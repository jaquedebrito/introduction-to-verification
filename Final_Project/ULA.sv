==> flow/design.v <==
`timescale 1ns/1ps
module ULA (
    input  logic        clock,       
    input  logic        reset,       
    input  logic [7:0]  A,           
    input  logic [7:0]  B,           
    input  logic [3:0]  ULA_Sel,     
    output logic [7:0]  ULA_Out,     
    output logic        CarryOut     
);
    logic [7:0] next_result;         
    logic       next_carry;          
    always_comb begin
        next_result = ULA_Out;       
        next_carry  = CarryOut;      
        if (!reset) begin
            case (ULA_Sel)
                4'b0000: begin       
                    {next_carry, next_result} = {1'b0, A} + {1'b0, B};  
                end
                4'b0001: begin       
                    next_result = A - B;   
                    next_carry  = 1'b0;    
                end
                4'b0010: begin       
                    next_result = A * B;   
                    next_carry  = 1'b0;    
                end
                4'b0011: begin       
                    next_result = (B != '0) ? A / B : '1;
                    next_carry  = 1'b0;    
                end
                default: begin
                    next_result = '0;    
                    next_carry  = '0;    
                end
            endcase
        end
    end
    always_ff @(posedge clock) begin
        if (reset) begin
            ULA_Out  <= '0;      
            CarryOut <= '0;      
        end else begin
            ULA_Out  <= next_result;  
            CarryOut <= next_carry;   
        end
    end
endmodule
==> Tool chain data of ULA <==
The steps from the RTL of ULA to its reports follow in flow order.
Lines are those of the file above, counted from 1.
Library cell names are shortened.
{ "setup": {"top": "ULA", "clock_port": "clock", "library": "sky130hd", "pvt_corner": "tt_025C_1v80"} }

==> Word-level counts <==
Counts by Yosys on the flattened word-level netlist (proc, flatten, opt, wreduce; memories kept). Register bits leave out memories and registers merged into their read ports (data or address); mux counts leave out enables and synchronous resets folded into registers. Print and check cells are left out. Cells with the same type and inputs are merged into one.
{ "op_classes": {"n_addsub": 2, "n_mul": 1, "n_div": 1, "cmp": 0, "eq_ne": 3, "shifts": 0, "n_mux": 2, "n_logic": 1, "reduce_logical": 3} }
{ "ops": {"columns": ["operator", "count"], "rows": [
  ["8-bit by 8-bit divider with 8-bit output", 1],
  ["8-bit by 8-bit multiplier with 8-bit output", 1],
  ["8-bit case mux with 4-bit select", 1],
  ["8-bit by 8-bit adder with 9-bit output", 1],
  ["4-bit by 2-bit equality test with 1-bit output (second input constant)", 2],
  ["8-bit subtractor", 1],
  ["8-bit nonzero test", 1],
  ["8-bit two-way mux", 1],
  ["4-bit by 1-bit equality test with 1-bit output (second input constant)", 1],
  ["4-bit logical NOT", 1],
  ["2-bit OR reduction", 1],
  ["1-bit inverter", 1]
]} }
{ "bits": {"regBits": 9, "latch_bits": 0, "ramBits": 0, "romBits": 0, "clocked_rd_ports_x_width": 0, "mem_count": 0, "in_bits": 22, "elab_cells": 15} }

==> Logic depth <==
Depth = most cells in a row (Yosys ltp): at word level without a register or memory, in the mapped netlist without a sequential cell, where the memories' decode and read muxes count.
{ "logic_depth": {"ltp_word": 3, "abc_area": 0, "ltp_mapped": 51, "ltp_nobuf": 50} }

==> After synthesis <==
Source: synth_stat.txt of the flow (Yosys; design flattened, memories mapped). It holds for the ABC_AREA given above (unset counts as 0); a run with the other value may have another netlist.
The area totals of this step are shown rounded.
{ "mapped": {"cell_count": 429, "mapped_area_um2": 3400, "ffs": 9, "n_buf": 10} }
{ "types": {"columns": ["cell_type", "count", "type_area_um2"], "rows": [
  ["ha_1", 70, 875.84],
  ["fa_1", 14, 280.269],
  ["xnor2_1", 28, 245.235],
  ["dfxtp_1", 9, 180.173],
  ["inv_1", 47, 176.419],
  ["a21oi_1", 30, 150.144],
  ["nor2_1", 35, 131.376],
  ["o21ai_0", 24, 120.115],
  ["nand2_1", 30, 112.608],
  ["mux2_2", 9, 101.347],
  ["o21a_1", 10, 75.072],
  ["a21o_1", 8, 60.058],
  ["mux2i_1", 5, 50.048],
  ["xor2_1", 5, 43.792],
  ["nor3_1", 8, 40.038],
  ["a22oi_1", 5, 37.536],
  ["and2_1", 6, 37.536],
  ["o211ai_1", 5, 37.536]
]} }
Other cell types: 40; their cells: 81.

==> Worst setup path after synthesis <==
Source: OpenSTA report_checks on the synthesized netlist (no wires, ideal clock, input and output delay 20% of the period each), path of least setup slack; recovery checks are left aside. Register names are those of the netlist, which keeps one name where synthesis merged equal registers.
{ "synth_timing": {"kind": "in2reg", "from": "input port B[4]", "to": "register ULA_Out[0]", "clock_period_ns": 19.6, "input_delay_ns": 3.920, "setup_time_ns": 0.135, "launch_ns": 3.920, "t_arrival_ns": 13.484, "t_required_ns": 19.465, "setup_slack_ns": 5.980, "path_delay_ns": 9.699, "stages": 46, "synth_period_reached_ns": 13.62} }
"path_delay_ns" = arrival - input delay + setup time.
"stages" counts driving pins, that of a launching flip-flop among them; a cell with two outputs on the path counts twice.
"synth_period_reached_ns" is the clock period less the worst setup slack; recovery checks do not enter. This is arithmetic on one report: input and output delays are still those of the set period (20% each).
Between the ends stands the longest chain of elaborated cells between them, by number of cells; it is not shown to be the way that was timed. Of several equally long chains one is given.
A line is the first line of the expression or statement that the cell stems from. Yosys adds cells for indexed reads and writes and turns some case tables into memories.
{ "synth_via": {"path_cell_list": "nor4_4 > nand2_1 > nor2_1 > a21oi_1 > a21oi_1 > ha_1 > nor4b_1 > o211ai_1 > o221a_2 > ha_1 > and2_1 > o311a_2 > a21oi_1 > nor2_1 > ha_1 > a21oi_1 > a21boi_0 > o21a_1 > (+10 left out) > a21oi_1 > inv_1 > mux2_2 > ha_1 > or4_1 > a31oi_1 > nor2b_1 > a31o_2 > buf_6 > nor2_1 > a21oi_1 > ha_1 > a21o_1 > a21o_1 > a211oi_1 > o21bai_1 > a2111oi_0 > o22ai_1", "elab_chain_cells": 3, "cone_cells": 4, "cone_lines": 2, "cone_classes": "1 x div; 2 x mux; 1 x reduce/logical"} }
{ "synth_rtl": {"columns": ["element", "line", "text"], "rows": [
  ["start: declaration", 6, "input  logic [7:0]  B,"],
  ["8-bit by 8-bit divider with 8-bit output", 30, "next_result = (B != '0) ? A / B : '1;"],
  ["8-bit two-way mux", 30, null],
  ["8-bit case mux with 4-bit select", 17, "case (ULA_Sel)"],
  ["end: assignment", 42, "ULA_Out  <= '0;"],
  ["end: assignment", 45, "ULA_Out  <= next_result;"],
  ["end: declaration", 8, "output logic [7:0]  ULA_Out,"]
]} }

==> Timing after layout <==
From the final timing report of stored run 1: the path of least setup slack in the routed layout; clock arrival at registers is part of the times.
{ "layout_timing": {"kind": "in2reg", "from": "input port B[4]", "to": "register ULA_Out[0]", "clock_period_ns": 8.03, "input_delay_ns": 1.61, "setup_time_ns": 0.15, "launch_ns": 1.61, "t_arrival_ns": 11.03, "t_required_ns": 8.11, "setup_slack_ns": -2.92, "stages": 49} }
Between the ends stands the longest chain of elaborated cells between them, by number of cells; it is not shown to be the way that was timed. Of several equally long chains one is given.
{ "layout_via": {"path_cell_list": "buf_8 > nor4_4 > nand2_1 > nor2_2 > a21oi_1 > a21oi_1 > ha_2 > o21a_1 > o211ai_1 > o221a_2 > ha_4 > and2_4 > o311a_4 > a21oi_4 > nor2_1 > ha_1 > a21oi_2 > a21boi_2 > (+13 left out) > nand2_2 > o21ai_2 > ha_1 > o21a_1 > or4_4 > a31oi_1 > nor2b_1 > a31o_2 > buf_6 > nor2_2 > a21oi_1 > ha_1 > a21o_1 > a21o_1 > a211oi_2 > o21bai_1 > a2111oi_2 > o22ai_1", "elab_chain_cells": 3, "cone_cells": 4, "cone_lines": 2, "cone_classes": "1 x div; 2 x mux; 1 x reduce/logical"} }
{ "layout_rtl": {"columns": ["element", "line", "text"], "rows": [
  ["start: declaration", 6, "input  logic [7:0]  B,"],
  ["8-bit by 8-bit divider with 8-bit output", 30, "next_result = (B != '0) ? A / B : '1;"],
  ["8-bit two-way mux", 30, null],
  ["8-bit case mux with 4-bit select", 17, "case (ULA_Sel)"],
  ["end: assignment", 42, "ULA_Out  <= '0;"],
  ["end: assignment", 45, "ULA_Out  <= next_result;"],
  ["end: declaration", 8, "output logic [7:0]  ULA_Out,"]
]} }

--- measured runs ---
Below are 2 stored runs of the flow (Yosys, OpenROAD; platform sky130hd) on ULA, each with its settings and what was measured, unordered. Constraints: input delay and output delay 20% of the set period each, output load 0.01 pF.
"period_reached_ns" is the run's clock period less its worst setup slack. It is reckoned from that one timing run; input and output delays stay at 20% of the period that was set.
By "worst_path_allowed_less_slack_ns" is meant the share of the clock period that the worst setup path is allowed (20% is reserved at inputs, 20% at outputs), minus its slack. Clock arrival times at its registers enter into it.
"total_power_uw": no workload was simulated; the value follows from the tool's default switching activity.
The measured numbers are rounded.
[
  {
    "run": "stored run 1",
    "settings": { "period_ns": 8.03, "CORE_UTILIZATION": 27, "SETUP_SLACK_MARGIN": 1.29, "PLACE_DENSITY": 0.85, "CORE_MARGIN": 10, "GPL_TIMING_DRIVEN": 0, "MAX_ROUTING_LAYER": "met5", "CAP_MARGIN": 20, "SLEW_MARGIN": 20 },
    "results": { "design.die.area_um2": 17000, "final_cell_area_um2": 4600, "period_reached_ns": 10.951, "synthArea_um2": 3400, "finish.utilization_pct": 38, "setupTns_ns": -4.8, "worst_path_allowed_less_slack_ns": 9.34, "path_kind": "in2reg", "hold_worst_slack_ns": 1.9, "total_power_uw": 520, "fin_ws_ns": -2.9 }
  },
  {
    "run": "stored run 2",
    "settings": { "period_ns": 12.4, "CORE_UTILIZATION": 32, "CAP_MARGIN": 20, "CORE_MARGIN": 2, "SLEW_MARGIN": 20 },
    "results": { "finish.utilization_pct": 44, "design.die.area_um2": 11000, "period_reached_ns": 11.984, "final_cell_area_um2": 4500, "synthArea_um2": 3400, "hold_worst_slack_ns": 2.9, "worst_path_allowed_less_slack_ns": 9.50, "path_kind": "in2reg", "total_power_uw": 310, "setupTns_ns": 0.000, "fin_ws_ns": 0.42 }
  }
]
--- end ---
